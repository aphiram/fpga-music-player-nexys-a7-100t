==> flow/design.v <==
`timescale 1ns / 1ps
module e5_660Hz(
    input clk_100MHz,
    output o_660Hz     
    );
    reg r_660Hz;
    reg [16:0] r_counter = 0;
    always @(posedge clk_100MHz)
        if(r_counter == 17'd75758) begin
            r_counter <= 0;
            r_660Hz <= ~r_660Hz;
            end
        else
            r_counter <= r_counter + 1;
    assign o_660Hz = r_660Hz;
endmodule
* Step by step through the tools: e5_660Hz
Tool output for the design above, in the order of the flow.
Line numbers count from 1 in the design file above.
Operators: Yosys type, input widths -> output width; for muxes data width and select width s.
Cell names lack the library's common part.
The mark n/a stands for no value.
- Top :: e5_660Hz
- Clock port :: clk_100MHz
- Standard-cell library :: sky130hd
- Library corner :: tt_025C_1v80

* After elaboration
Source: Yosys, flattened and elaborated, memories not mapped. Widths are those after wreduce; folded enables and synchronous resets count as part of the registers. Registers that Yosys merges into a memory's read port (data or address) are not register bits. Print and check cells do not count. Equal cells are merged and count once.
- Word-level cells :: 5
- Input bits :: 1
- Bits in registers :: 18
- Add/sub/neg operators :: 1
- Equality and inequality tests :: 1
- Bitwise gates (word level) :: 1
** Operator list (count)
- $add 17x1->17 const B :: 1
- $eq 17x17->1 const B :: 1
- $not 1->1 :: 1

* Longest topological paths
Longest topological path by Yosys (ltp), each cell counted once; first at word level (registers and memories cut), then after technology mapping (sequential cells cut; the memories' decode and read muxes count).
- Depth after elaboration :: 1
- ABC_AREA :: 0
- Depth in mapped cells :: 6
- Gate-level depth less buffers :: 5

* After synthesis
Source: synth_stat.txt of the flow (Yosys; design flattened, memories mapped). It holds for the ABC_AREA given above (unset counts as 0); a run with the other value may have another netlist.
The area totals of this step are shown rounded.
- Mapped flip-flops :: 18
- Cells in the netlist :: 85
- Sequential part of the area :: 370 sq um
- Chip area (Yosys) :: 840 sq um
** Cells by type (count)
- dfxtp_1 :: 17
- xnor2_1 :: 11
- nor2_2 :: 9
- nor4_2 :: 3
- nand3_1 :: 7
- xor2_1 :: 4
- nand4_1 :: 5
- edfxtp_1 :: 1
- nor2_1 :: 8
- ha_1 :: 2
- nor4_4 :: 1
- nand2_1 :: 5
- nor4b_2 :: 1
- buf_6 :: 1
- inv_1 :: 3
- nand3_2 :: 1
- nor3_1 :: 2
- and4_1 :: 1
Not listed: further types 3, cells in them 3.

* Timing after synthesis
OpenSTA on the mapped netlist: ideal clock, no wires. The path of least setup slack (recovery checks aside). Input and output delay are each 20% of the period. Register names are those of the netlist, which keeps one name where synthesis merged equal registers.
- Kind :: reg-to-reg
- From :: reg r_counter[0]
- To :: reg r_660Hz
- Setup slack :: 0.093 ns
- Library setup time :: 0.301 ns
- Required time :: 1.289 ns
- Driving pins on the path :: 6
- Delay of the path :: 1.497 ns
- Buffers on the path :: 1
- Time at the first pin :: 0.000 ns
- Arrival :: 1.196 ns
- Period :: 1.59 ns
- Synthesis period reached :: 1.497 ns
"delay of the path" = arrival - input delay + setup time.
"driving pins on the path": output pins that drive a net of the path, with the launching flip-flop's if there is one; two outputs of one cell count as two.
"synthesis period reached" is the clock period less the worst setup slack; recovery checks do not enter. This is arithmetic on one report: input and output delays are still those of the set period (20% each).
The rows between start and end are the longest chain of elaborated cells between them; the timing report does not say that the signal goes this way. Where chains are equally long, one stands for them.
A line is the first line of the expression or statement that the cell stems from. Yosys adds cells for indexed reads and writes and turns some case tables into memories.
- Path through :: dfxtp_1 > inv_1 > ha_1 > nand3_1 > nor4_4 > buf_6
- Cells in the longest elaborated chain :: 1
- Elaborated cells between the ends (all ways) :: 1
** RTL lines, path post-synthesis
- from (decl) :: line 7 : reg [16:0] r_counter = 0;
- from (assign) :: line 10 : r_counter <= 0;
- from (assign) :: line 14 : r_counter <= r_counter + 1;
- $eq 17x17->1 :: line 9 : if(r_counter == 17'd75758) begin
- to (assign) :: line 11 : r_660Hz <= ~r_660Hz;
- to (decl) :: line 6 : reg r_660Hz;

* Timing after layout
Path of least setup slack in the final report of flow run B (OpenROAD, finished layout, wires in). Where an end is a register, its clock arrival counts in the times.
- Kind :: reg-to-reg
- From :: reg r_counter[1]
- To :: reg r_counter[8]
- Setup slack :: 0.65 ns
- Time at the first pin :: 0.25 ns
- Library setup time :: 0.10 ns
- Driving pins on the path :: 7
- Required time :: 2.25 ns
- Arrival :: 1.59 ns
- Period :: 2.1 ns
- Buffers on the path :: 1
The rows between start and end are the longest chain of elaborated cells between them; the timing report does not say that the signal goes this way. Where chains are equally long, one stands for them.
- Path through :: dfxtp_2 > ha_4 > nand4_1 > buf_4 > nor2_1 > xnor2_1 > nor2_1
- Cells in the longest elaborated chain :: 1
- Elaborated cells between the ends (all ways) :: 2
** RTL lines, path after layout
- from (decl) :: line 7 : reg [16:0] r_counter = 0;
- from (assign) :: line 10 : r_counter <= 0;
- from (assign) :: line 14 : r_counter <= r_counter + 1;
- $add 17x1->17 :: line 14
- to (assign) :: line 10
- to (assign) :: line 14
- to (decl) :: line 7

Add stored flow runs of e5_660Hz

Module e5_660Hz, platform sky130hd: 2 stored runs of the flow (Yosys, OpenROAD) with differing settings, in no particular order. Input and output delays are each 20% of the period that was set; the output load is 0.01 pF.
By "period reached" is meant the clock period of the run minus its worst setup slack. This is arithmetic on one report: input and output delays are still those of the set period (20% each).
"time used up by the worst setup path" is the time allowed to the run's worst setup path (the clock period less input and output delay, where it has them) less its slack. Clock arrival times count: a late capture clock shortens it, a late launch clock lengthens it.
"power consumption": no workload was simulated; the value follows from the tool's default switching activity.
The results are shown rounded.

* Flow run A
** Files
==> flow/run.sh <==
#!/bin/bash
# the make line also repeats the synthesis and layout settings of config.mk as NAME=value (left out here)
make -C /OpenROAD-flow-scripts/flow DESIGN_CONFIG=/design/flow/config.mk WORK_HOME=/design/flow/orfs CLKGATE_MAP_FILE= finish
==> flow/config.mk <==
export PLATFORM = sky130hd
export DESIGN_NAME = e5_660Hz
export DESIGN_NICKNAME = e5_660Hz
export VERILOG_FILES = /design/flow/design.v
export SDC_FILE = /design/flow/constraint.sdc
export NUM_CORES = 4
export LEC_CHECK = 0
export CAP_MARGIN = 20
export CORE_ASPECT_RATIO = 0.53
export CORE_MARGIN = 2
export CORE_UTILIZATION = 66
export CTS_CLUSTER_DIAMETER = 355
export GPL_TIMING_DRIVEN = 0
export MAX_ROUTING_LAYER = met5
export MIN_ROUTING_LAYER = met1
export PLACE_DENSITY = 0.59
export SLEW_MARGIN = 25
export TNS_END_PERCENT = 50
==> flow/constraint.sdc <==
create_clock -name core_clock -period 1.11 [get_ports {clk_100MHz}]
set_input_delay 0.2220 -clock core_clock [delete_from_list [all_inputs] [get_ports {clk_100MHz}]]
set_output_delay 0.2220 -clock core_clock [all_outputs]
set_load 0.01 [all_outputs]
** Results
Unfinished; error PDN-0185 in floorplanning.

* Flow run B
** Files
==> flow/run.sh <==
#!/bin/bash
# the make line also repeats the synthesis and layout settings of config.mk as NAME=value (left out here)
make -C /OpenROAD-flow-scripts/flow DESIGN_CONFIG=/design/flow/config.mk WORK_HOME=/design/flow/orfs CLKGATE_MAP_FILE= finish
==> flow/config.mk <==
export PLATFORM = sky130hd
export DESIGN_NAME = e5_660Hz
export DESIGN_NICKNAME = e5_660Hz
export VERILOG_FILES = /design/flow/design.v
export SDC_FILE = /design/flow/constraint.sdc
export NUM_CORES = 4
export LEC_CHECK = 0
export CAP_MARGIN = 40
export CELL_PAD_IN_SITES_DETAIL_PLACEMENT = 0
export CORE_ASPECT_RATIO = 0.51
export CORE_MARGIN = 2
export CORE_UTILIZATION = 36
export GPL_ROUTABILITY_DRIVEN = 0
export PLACE_DENSITY = 0.57
export SETUP_SLACK_MARGIN = 0.61
export SLEW_MARGIN = 20
==> flow/constraint.sdc <==
create_clock -name core_clock -period 2.1 [get_ports {clk_100MHz}]
set_input_delay 0.4200 -clock core_clock [delete_from_list [all_inputs] [get_ports {clk_100MHz}]]
set_output_delay 0.4200 -clock core_clock [all_outputs]
set_load 0.01 [all_outputs]
** Results
- Synthesized cell area :: 840 sq um
- Die area :: 2,800 sq um
- Standard-cell area after layout :: 1,000 sq um
- Post-layout utilization :: 0.47
- Smallest setup slack :: 0.65 ns
- Total negative setup slack :: 0.000 ns
- Worst hold slack after layout :: 0.48 ns
- Power consumption :: 0.58 mW
- Period reached :: 1.446 ns
- Time used up by the worst setup path :: 1.45 ns
- Kind of the worst setup path :: reg-to-reg
